==> flow/design.v <==
`timescale 1ns/1ns
module fifo(clock,reset,pin,sin,din,pout,dout, TM, SI, S0);
input clock,reset; 
input pin, sin; 
input [8:0] din;
output pout ; 
output [8:0] dout;
output S0;
input TM, SI; 
reg full,empty ;  
reg mem_write, mem_read; 
reg [4:0] full_w,memw,full_r,memr; 
reg pout;
assign S0 = memw[4] ; 
mem32x9 mem (.clock   (clock),
             .waddr (memw), 
             .wdata (din), 
             .write (mem_write),
             .raddr (memr), 
             .rdata (dout)
            );
always @ (*)
begin
  if((memw + 1) == memr)
    full = 1'b1 ;
  else 
    full = 1'b0 ; 
  if(memw == memr)
    empty = 1'b1 ;
  else 
    empty = 1'b0 ; 
  mem_write = pin & !full ;
  mem_read = !sin & !empty;
  if(mem_write) 
    full_w = memw + 1'b1 ; else 
    full_w = memw  ;
  if(mem_read) 
    full_r = memr + 1'b1 ; else 
    full_r = memr  ;
  if(!empty)
    pout = 1'b1;
  else 
    pout = 1'b0;
end
always @ (posedge clock or posedge(reset))
begin
  if(reset) begin
    	memw <= 0;
  end else begin
 	memw <= #1 ( (TM)? ({memw[3:0], memr[4]}): full_w );
  end
end
always @ (posedge clock or posedge(reset))
begin
  if(reset) begin
    	memr <= 0;
  end else begin
   	memr <= #1 ( (TM)? ({memr[3:0], SI}): full_r );
  end
end
endmodule
`timescale 1ns/10ps
module mem32x9(input clock,input [4:0] waddr, 
    input [8:0] wdata, input write,
    input [4:0] raddr, output [8:0] rdata);
reg [8:0] mem[0:31];
reg [8:0] rdataf;
assign rdata = rdataf;
always @(*) begin
  rdataf <= #2 mem[raddr];
end
always @(posedge(clock)) begin
  if(write) begin
    mem[waddr]<=#2 wdata;
  end
end
endmodule
# From RTL to reports: fifo

Tool output for the design above, in the order of the flow.
Line numbers count from 1 in the design file above.
Library cell names are shortened.
A cell with - has no value.

Design top: fifo
Clock port: clock
Standard-cell library: sky130hd
Library corner: tt_025C_1v80

# After elaboration

Yosys after proc, flatten, opt, wreduce and memory -nomap, before mapping. Memory bits, and registers merged into a memory's read port (data or address), are not among the register bits. Print and check cells are not counted.
Memory sizes are those after Yosys's memory passes, which may raise the word count (mostly to a power of two), join words into wider ones and drop unused or constant bits.

Output and inout port bits: 11
Bits of input ports: 15
Memory bits (writable): 288
Bits in registers: 10
Memory cells: 1
Elaborated cells: 25

$add $sub $neg: 3
Muxes and demuxes: 10
Equal/unequal tests: 2
Reductions and logical operators: 5
Bitwise logic cells: 2

Memories:

| name    | words | bits a word | rd ports | wr ports | RTL line | RTL |
| mem.mem | 32    | 9           | 1        | 1        | 66       | `reg [8:0] mem[0:31];` |

Operator list:

| cell                                 | number |
| two-way mux 5 bit                    | 5 |
| adder 5 x 1 -> 5 bit with constant B | 2 |
| two-way mux 9 bit                    | 1 |
| adder 5 x 1 -> 6 bit with constant B | 1 |
| == test 6 x 5 -> 1 bit               | 1 |
| == test 5 bit                        | 1 |
| nonzero test 2 bit                   | 2 |
| two-way mux 1 bit                    | 4 |
| logical NOT 1 bit                    | 3 |
| bitwise AND 1 bit                    | 2 |

# Depth

Depth = most cells in a row (Yosys ltp): at word level without a register or memory, in the mapped netlist without a sequential cell, where the memories' decode and read muxes count.

Depth in word-level cells: 7
ABC_AREA: 0
Depth in mapped cells: 8
Mapped depth without buffers: 7

# Synthesis result

The flow's flattened synthesis, as Yosys stat reports it; memories are mapped. The netlist is that of the ABC_AREA named above (0 if unset); the other value can give another one.

Cell types:

| cell type | number |
| edfxtp_1  | 288 |
| mux4_2    | 90 |
| dfrtp_1   | 10 |
| nor2_1    | 35 |
| mux2_2    | 9 |
| clkbuf_1  | 17 |
| ha_1      | 5 |
| buf_6     | 5 |
| xnor2_1   | 6 |
| buf_2     | 9 |
| nand2_1   | 12 |
| nand3_1   | 8 |
| xor2_1    | 4 |
| a211oi_1  | 4 |
| a21oi_1   | 6 |
| mux2i_1   | 3 |
| nand3b_1  | 4 |
| o211ai_1  | 4 |

Not listed: further types 20, cells in them 30.

Mapped flip-flops: 298
Sequential part of the area: 8898.5 µm²
Mapped cells: 549
Chip area (Yosys): 11905.2 µm²

By module: a second synthesis without flattening, with its own total; a netlist apart from the flattened one above.

Cell total of the unflattened synthesis: 549
Area total of the unflattened synthesis: 11986.5 µm²

Each row is one instance without its submodules.

Modules:

| module  | area (µm²) | cells | sequential area (µm²) | times used |
| mem32x9 | 11101.9    | 454   | 8648.3                | 1 |
| fifo    | 884.6      | 95    | 250.2                 | 1 |

# Timing after synthesis

Source: OpenSTA report_checks on the synthesized netlist (no wires, ideal clock, input and output delay 20% of the period each), path of least setup slack; recovery checks are left aside. Register names are those of the netlist, which keeps one name where synthesis merged equal registers.

Path kind: register to output
From: register memr[0]
To: output dout[0]
Period: 2.83 ns
Arrival: 2.028 ns
Driving pins on the path: 7
Slack: 0.236 ns
Data required time: 2.264 ns
Delay of the path: 2.028 ns
Buffers on the path: 3
Time at the first pin: 0.000 ns
Synthesis period reached: 2.594 ns

"delay of the path" = arrival - input delay + setup time.
A path that ends at an output port has no setup time.
"driving pins on the path" counts driving pins, that of a launching flip-flop among them; a cell with two outputs on the path counts twice.
"synthesis period reached" = period - worst setup slack (recovery checks aside). The figure is calculated, with input and output delays left at 20% of the set period.
The rows between start and end are the longest chain of elaborated cells between them; the timing report does not say that the signal goes this way. Where chains are equally long, one stands for them.
A line is the first line of the expression or statement that the cell stems from. Yosys adds cells for indexed reads and writes and turns some case tables into memories.
A memory read counts as a cell of the chain, while the word-level depth stops at memories.

Cell sequence: dfrtp_1 -> buf_2 -> buf_6 -> buf_6 -> mux4_2 -> mux4_2 -> mux2_2
Length of the longest elaborated chain: 1
Elaborated cells between the ends (all ways): 1
Source lines of those cells: 1
Those cells by class: memory: 1

Ends and longest elaborated chain, post-synthesis:

| element             | RTL line | RTL |
| from (decl)         | 12       | `reg [4:0] full_w,memw,full_r,memr;` |
| from (assign)       | 56       | `memr <= 0;` |
| from (assign)       | 58       | `memr <= #1 ( (TM)? ({memr[3:0], SI}): full_r );` |
| memory (32 x 9 bit) | 66       | `reg [8:0] mem[0:31];` |
| to (decl)           | 7        | `output [8:0] dout;` |

# Worst path after layout

Path of least setup slack in the final report of run 1 (OpenROAD, finished layout, wires in). Where an end is a register, its clock arrival counts in the times.

Path kind: register to output
From: register memr[0]
To: output dout[6]
Data required time: 1.74 ns
Driving pins on the path: 9
Arrival: 2.88 ns
Buffers on the path: 5
Time at the first pin: 0.50 ns
Period: 2.17 ns
Slack: -1.14 ns

The rows between start and end are the longest chain of elaborated cells between them; the timing report does not say that the signal goes this way. Where chains are equally long, one stands for them.
A memory read counts as a cell of the chain, while the word-level depth stops at memories.

Cell sequence: dfrtp_1 -> buf_6 -> buf_12 -> buf_12 -> buf_12 -> mux4_2 -> mux4_2 -> mux2_4 -> buf_6
Length of the longest elaborated chain: 1
Elaborated cells between the ends (all ways): 1
Source lines of those cells: 1
Those cells by class: memory: 1

Ends and longest elaborated chain, after layout:

| element             | RTL line | RTL |
| from (decl)         | 12       | `reg [4:0] full_w,memw,full_r,memr;` |
| from (assign)       | 56       | `memr <= 0;` |
| from (assign)       | 58       | `memr <= #1 ( (TM)? ({memr[3:0], SI}): full_r );` |
| memory (32 x 9 bit) | 66       | `reg [8:0] mem[0:31];` |
| to (decl)           | 7        | `output [8:0] dout;` |

Data sheet: physical implementation of fifo

Settings and measured results of 2 stored flow runs for module fifo (sky130hd), not sorted in any way. The constraints put input and output delay at 20% of the set period each and load the outputs with 0.01 pF.
"clock period achieved" = clock period - worst setup slack. The figure is calculated, with input and output delays left at 20% of the set period.
By "time of the worst setup path" is meant the share of the clock period that the worst setup path is allowed (20% is reserved at inputs, 20% at outputs), minus its slack. Clock arrival times at its registers enter into it.
By "power consumption" is meant OpenSTA's value without simulated activity: inputs other than the clock are taken to toggle once in ten clock periods, and the tool carries that through the logic.
Settings: n/a = not set for that run.

| name                                  | run 1              | run 2              |
| period_ns                             | 2.17               | 2.8                |
| CORE_UTILIZATION                      | 40                 | 16                 |
| PLACE_DENSITY_LB_ADDON                | 0.0                | 0.16               |
| HOLD_SLACK_MARGIN                     | 0.12               | n/a                |
| CORE_MARGIN                           | 2                  | 2                  |
| CELL_PAD_IN_SITES_GLOBAL_PLACEMENT    | 2                  | n/a                |
| GPL_TIMING_DRIVEN                     | 0                  | n/a                |
| GPL_ROUTABILITY_DRIVEN                | 1                  | 1                  |
| CTS_CLUSTER_DIAMETER                  | 150                | n/a                |
| CAP_MARGIN                            | 5                  | 15                 |
| SLEW_MARGIN                           | 10                 | 20                 |
| MIN_ROUTING_LAYER                     | met1               | met2               |
| MAX_ROUTING_LAYER                     | met4               | met5               |
| TNS_END_PERCENT                       | n/a                | 85                 |
| CTS_CLUSTER_SIZE                      | n/a                | 67                 |
| Yosys chip area after synthesis (µm²) | 11905.2            | 11905.2            |
| overall die area (µm²)                | 31159.3            | 76604.4            |
| std-cell area (final layout) (µm²)    | 15554.9            | 15502.4            |
| utilization                           | 0.528              | 0.209              |
| worst setup slack after layout (ns)   | -1.143             | -0.698             |
| total negative slack (ns)             | -141.517           | -6.001             |
| power consumption (µW)                | 17473              | 13763              |
| clock period achieved (ns)            | 3.313              | 3.498              |
| time of the worst setup path (ns)     | 2.88               | 2.94               |
| worst setup path type                 | register to output | register to output |
